==> flow/design.v <==
`timescale 1ns / 1ps
module apb_slave (
    input wire PCLK,
    input wire PRESETn,
    input wire [7:0] PADDR,
    input wire PSEL,
    input wire PENABLE,
    input wire PWRITE,
    input wire [31:0] PWDATA,
    output reg [31:0] PRDATA,
    output wire PREADY,
    output wire PSLVERR,
    output reg [15:0] LED, 
    input wire [15:0] SW
);
    assign PREADY = 1'b1;  
    assign PSLVERR = 1'b0; 
    always @(posedge PCLK or negedge PRESETn) begin
        if (!PRESETn) begin
            LED <= 16'b0;  
        end else if (PSEL && PENABLE && PWRITE) begin
            case (PADDR)
                8'h00: LED <= PWDATA[15:0];  
                default: ;  
            endcase
        end
    end
    always @(*) begin
        PRDATA = 32'b0;
        if (PSEL && PENABLE && !PWRITE) begin
            case (PADDR)
                8'h00: PRDATA = {16'b0, LED};  
                8'h04: PRDATA = {16'b0, SW};   
                default: PRDATA = 32'b0;
            endcase
        end
    end
endmodule
; ---- From RTL to reports: apb_slave
; The steps from the RTL of apb_slave to its reports follow in flow order.
; Lines are those of the file above, counted from 1.
; Library cell names are shortened.
; Not given: -
[design]
top = apb_slave
clk_port = PCLK
cell_library = sky130hd
corner = tt_025C_1v80

; ---- After elaboration
; Counts by Yosys on the flattened word-level netlist (proc, flatten, opt, wreduce; memories kept). Register bits leave out memories and registers merged into their read ports (data or address); mux counts leave out enables and synchronous resets folded into registers. Print and check cells are left out. Cells with the same type and inputs are merged into one.
[bits]
in_bits = 61
wordCells = 10
out_inout_bits = 50
regBits = 16
[op_classes]
eq_ne = 1
reduce_and_logical = 6
muxes = 2
[ops]
columns = op, n
row1 = 16-bit case mux with 2-bit select, 1
row2 = 16-bit 2-to-1 mux, 1
row3 = 8-bit by 3-bit == test with 1-bit output with constant B, 1
row4 = 8-bit zero test, 1
row5 = 1-bit logical AND, 3
row6 = 2-bit AND reduction, 1
row7 = 1-bit zero test, 1

; ---- Longest topological paths
; Longest topological path by Yosys (ltp), each cell counted once; first at word level (registers and memories cut), then after technology mapping (sequential cells cut; the memories' decode and read muxes count).
[logic_depth]
depth_word = 3
ABC_AREA = 0
ltp_mapped = 6
ltp_nobuf = 3

; ---- Synthesis result
; Yosys stat after the flow's synthesis: flattened, memories mapped to cells. It holds for the ABC_AREA given above (unset counts as 0); a run with the other value may have another netlist.
[synth_totals]
buf_cells = 23
ffs = 16
sequential_area_um2 = 400.4
synth_area_um2 = 1076.0
cell_count = 94
[types]
columns = type, n, area_total_um2
row1 = dfrtp_1, 16, 400.384
row2 = mux2i_1, 16, 160.154
row3 = buf_4, 20, 150.144
row4 = mux2_4, 10, 150.144
row5 = mux2_2, 6, 67.565
row6 = nor2_1, 16, 60.058
row7 = buf_12, 1, 20.019
row8 = nor4b_2, 1, 15.014
row9 = nor4_2, 1, 12.512
row10 = and4_1, 1, 8.758
row11 = nand4b_1, 1, 8.758
row12 = conb_1, 2, 7.507
row13 = nor2b_1, 1, 6.256
row14 = buf_2, 1, 5.005
row15 = clkbuf_1, 1, 3.754

; ---- Path before layout
; OpenSTA on the mapped netlist: ideal clock, no wires. The path of least setup slack (recovery checks aside). Input and output delay are each 20% of the period. Register names are those of the netlist, which keeps one name where synthesis merged equal registers.
[synth_timing]
path_type = input -> output
from = input PADDR[1]
to = output PRDATA[10]
period_ps = 2080
arrival_time_ps = 1373
setup_slack_ps = 291
out_delay_ps = 416
t_required_ps = 1664
stages = 4
n_path_buf = 1
launch_ps = 416
in_delay_ps = 416
path_delay_ps = 957
period_less_setup_slack_ps = 1789
; "path_delay_ps" = arrival - input delay + setup time.
; A path that ends at an output port has no setup time.
; "stages": output pins that drive a net of the path, with the launching flip-flop's if there is one; two outputs of one cell count as two.
; "period_less_setup_slack_ps" is the clock period less the worst setup slack; recovery checks do not enter. This is arithmetic on one report: input and output delays are still those of the set period (20% each).
; Between the ends stands the longest chain of elaborated cells between them, by number of cells; it is not shown to be the way that was timed. Of several equally long chains one is given.
; Each line given opens the expression or statement behind the cell; cells for indexed reads and writes are added by Yosys, which also makes memories of some case tables.
[synth_between]
cell_sequence = nor4b_2 -> nand4b_1 -> clkbuf_1 -> nor2_1
elab_chain_cells = 3
cone_cells = 4
cone_classes = 1 x eq/ne; 2 x mux; 1 x reduce/logical
[synth_lines]
columns = element, line_no
row1 = start: declaration, 5  ; input wire [7:0] PADDR,
row2 = 8-bit by 3-bit == test with 1-bit output, 31  ; case (PADDR)
row3 = 16-bit case mux with 2-bit select, 31
row4 = 16-bit 2-to-1 mux, 30  ; if (PSEL && PENABLE && !PWRITE) begin
row5 = end: declaration, 10  ; output reg [31:0] PRDATA,

; ---- Timing after layout
; From the final timing report of flow run 1: the path of least setup slack in the routed layout; clock arrival at registers is part of the times.
; The report prints the path's times to 10 ps; the period is as set.
[layout_timing]
path_type = input -> output
from = input PADDR[2]
to = output PRDATA[14]
launch_ps = 420
stages = 5
t_required_ps = 1700
n_path_buf = 3
setup_slack_ps = 60
period_ps = 2120
in_delay_ps = 420
out_delay_ps = 420
arrival_time_ps = 1630
; Between the ends stands the longest chain of elaborated cells between them, by number of cells; it is not shown to be the way that was timed. Of several equally long chains one is given.
[layout_between]
cell_sequence = clkdlybuf4s50_1 -> buf_4 -> mux2i_2 -> nor2_4 -> buf_2
elab_chain_cells = 3
cone_cells = 4
cone_classes = 1 x eq/ne; 2 x mux; 1 x reduce/logical
[layout_lines]
columns = element, line_no
row1 = start: declaration, 5  ; input wire [7:0] PADDR,
row2 = 8-bit by 3-bit == test with 1-bit output, 31  ; case (PADDR)
row3 = 16-bit case mux with 2-bit select, 31
row4 = 16-bit 2-to-1 mux, 30  ; if (PSEL && PENABLE && !PWRITE) begin
row5 = end: declaration, 10  ; output reg [31:0] PRDATA,

Measured data: module apb_slave, platform sky130hd, 2 stored runs of the flow under differing settings, order arbitrary. Input and output delays are each 20% of the period that was set; the output load is 0.01 pF.
By "achievedPeriod_ps" is meant the clock period of the run minus its worst setup slack. This is arithmetic on one report: input and output delays are still those of the set period (20% each).
"worstPathTime_ps" is the time allowed to the run's worst setup path (the clock period less input and output delay, where it has them) less its slack. Clock arrival times count: a late capture clock shortens it, a late launch clock lengthens it.
"power.total_mw" rests on the timing tool's default activity at the inputs, not on a simulated workload.
"worstPathTime_ps" is given in steps of 10 ps.

# flow run 1
==> flow/run.sh <==
#!/bin/bash
# the make line also repeats the synthesis and layout settings of config.mk as NAME=value (left out here)
make -C /OpenROAD-flow-scripts/flow DESIGN_CONFIG=/design/flow/config.mk WORK_HOME=/design/flow/orfs CLKGATE_MAP_FILE= finish
==> flow/config.mk <==
export PLATFORM = sky130hd
export DESIGN_NAME = apb_slave
export DESIGN_NICKNAME = apb_slave
export VERILOG_FILES = /design/flow/design.v
export SDC_FILE = /design/flow/constraint.sdc
export NUM_CORES = 4
export LEC_CHECK = 0
export CAP_MARGIN = 20
export CORE_MARGIN = 2
export CORE_UTILIZATION = 40
export SLEW_MARGIN = 20
==> flow/constraint.sdc <==
create_clock -name core_clock -period 2.12 [get_ports {PCLK}]
set_input_delay 0.4240 -clock core_clock [delete_from_list [all_inputs] [get_ports {PCLK}]]
set_output_delay 0.4240 -clock core_clock [all_outputs]
set_load 0.01 [all_outputs]

==> flow run 1: results <==
power.total_mw=0.6349
fin_tns_ps=0
ws_setup_ps=64
utilization_pct=73.9
ys_area_um2=1076.0
achievedPeriod_ps=2056
finalCellArea_um2=1863.0
total_die_area_um2=3120.9
worstPathTime_ps=1210
worst_setup_path_type="input -> output"

# flow run 2
==> flow/run.sh <==
#!/bin/bash
# the make line also repeats the synthesis and layout settings of config.mk as NAME=value (left out here)
make -C /OpenROAD-flow-scripts/flow DESIGN_CONFIG=/design/flow/config.mk WORK_HOME=/design/flow/orfs CLKGATE_MAP_FILE= finish
==> flow/config.mk <==
export PLATFORM = sky130hd
export DESIGN_NAME = apb_slave
export DESIGN_NICKNAME = apb_slave
export VERILOG_FILES = /design/flow/design.v
export SDC_FILE = /design/flow/constraint.sdc
export NUM_CORES = 4
export LEC_CHECK = 0
export ABC_AREA = 1
export CAP_MARGIN = 20
export CELL_PAD_IN_SITES_DETAIL_PLACEMENT = 0
export CELL_PAD_IN_SITES_GLOBAL_PLACEMENT = 2
export CORE_MARGIN = 4
export CORE_UTILIZATION = 57
export GPL_ROUTABILITY_DRIVEN = 0
export MIN_ROUTING_LAYER = met2
export PLACE_DENSITY_LB_ADDON = 0.06
export SETUP_SLACK_MARGIN = 0.08
export SLEW_MARGIN = 15
export TNS_END_PERCENT = 70
==> flow/constraint.sdc <==
create_clock -name core_clock -period 1.79 [get_ports {PCLK}]
set_input_delay 0.3580 -clock core_clock [delete_from_list [all_inputs] [get_ports {PCLK}]]
set_output_delay 0.3580 -clock core_clock [all_outputs]
set_load 0.01 [all_outputs]

==> flow run 2: results <==
outcome="did not finish, placement stopped with FLW-0024"
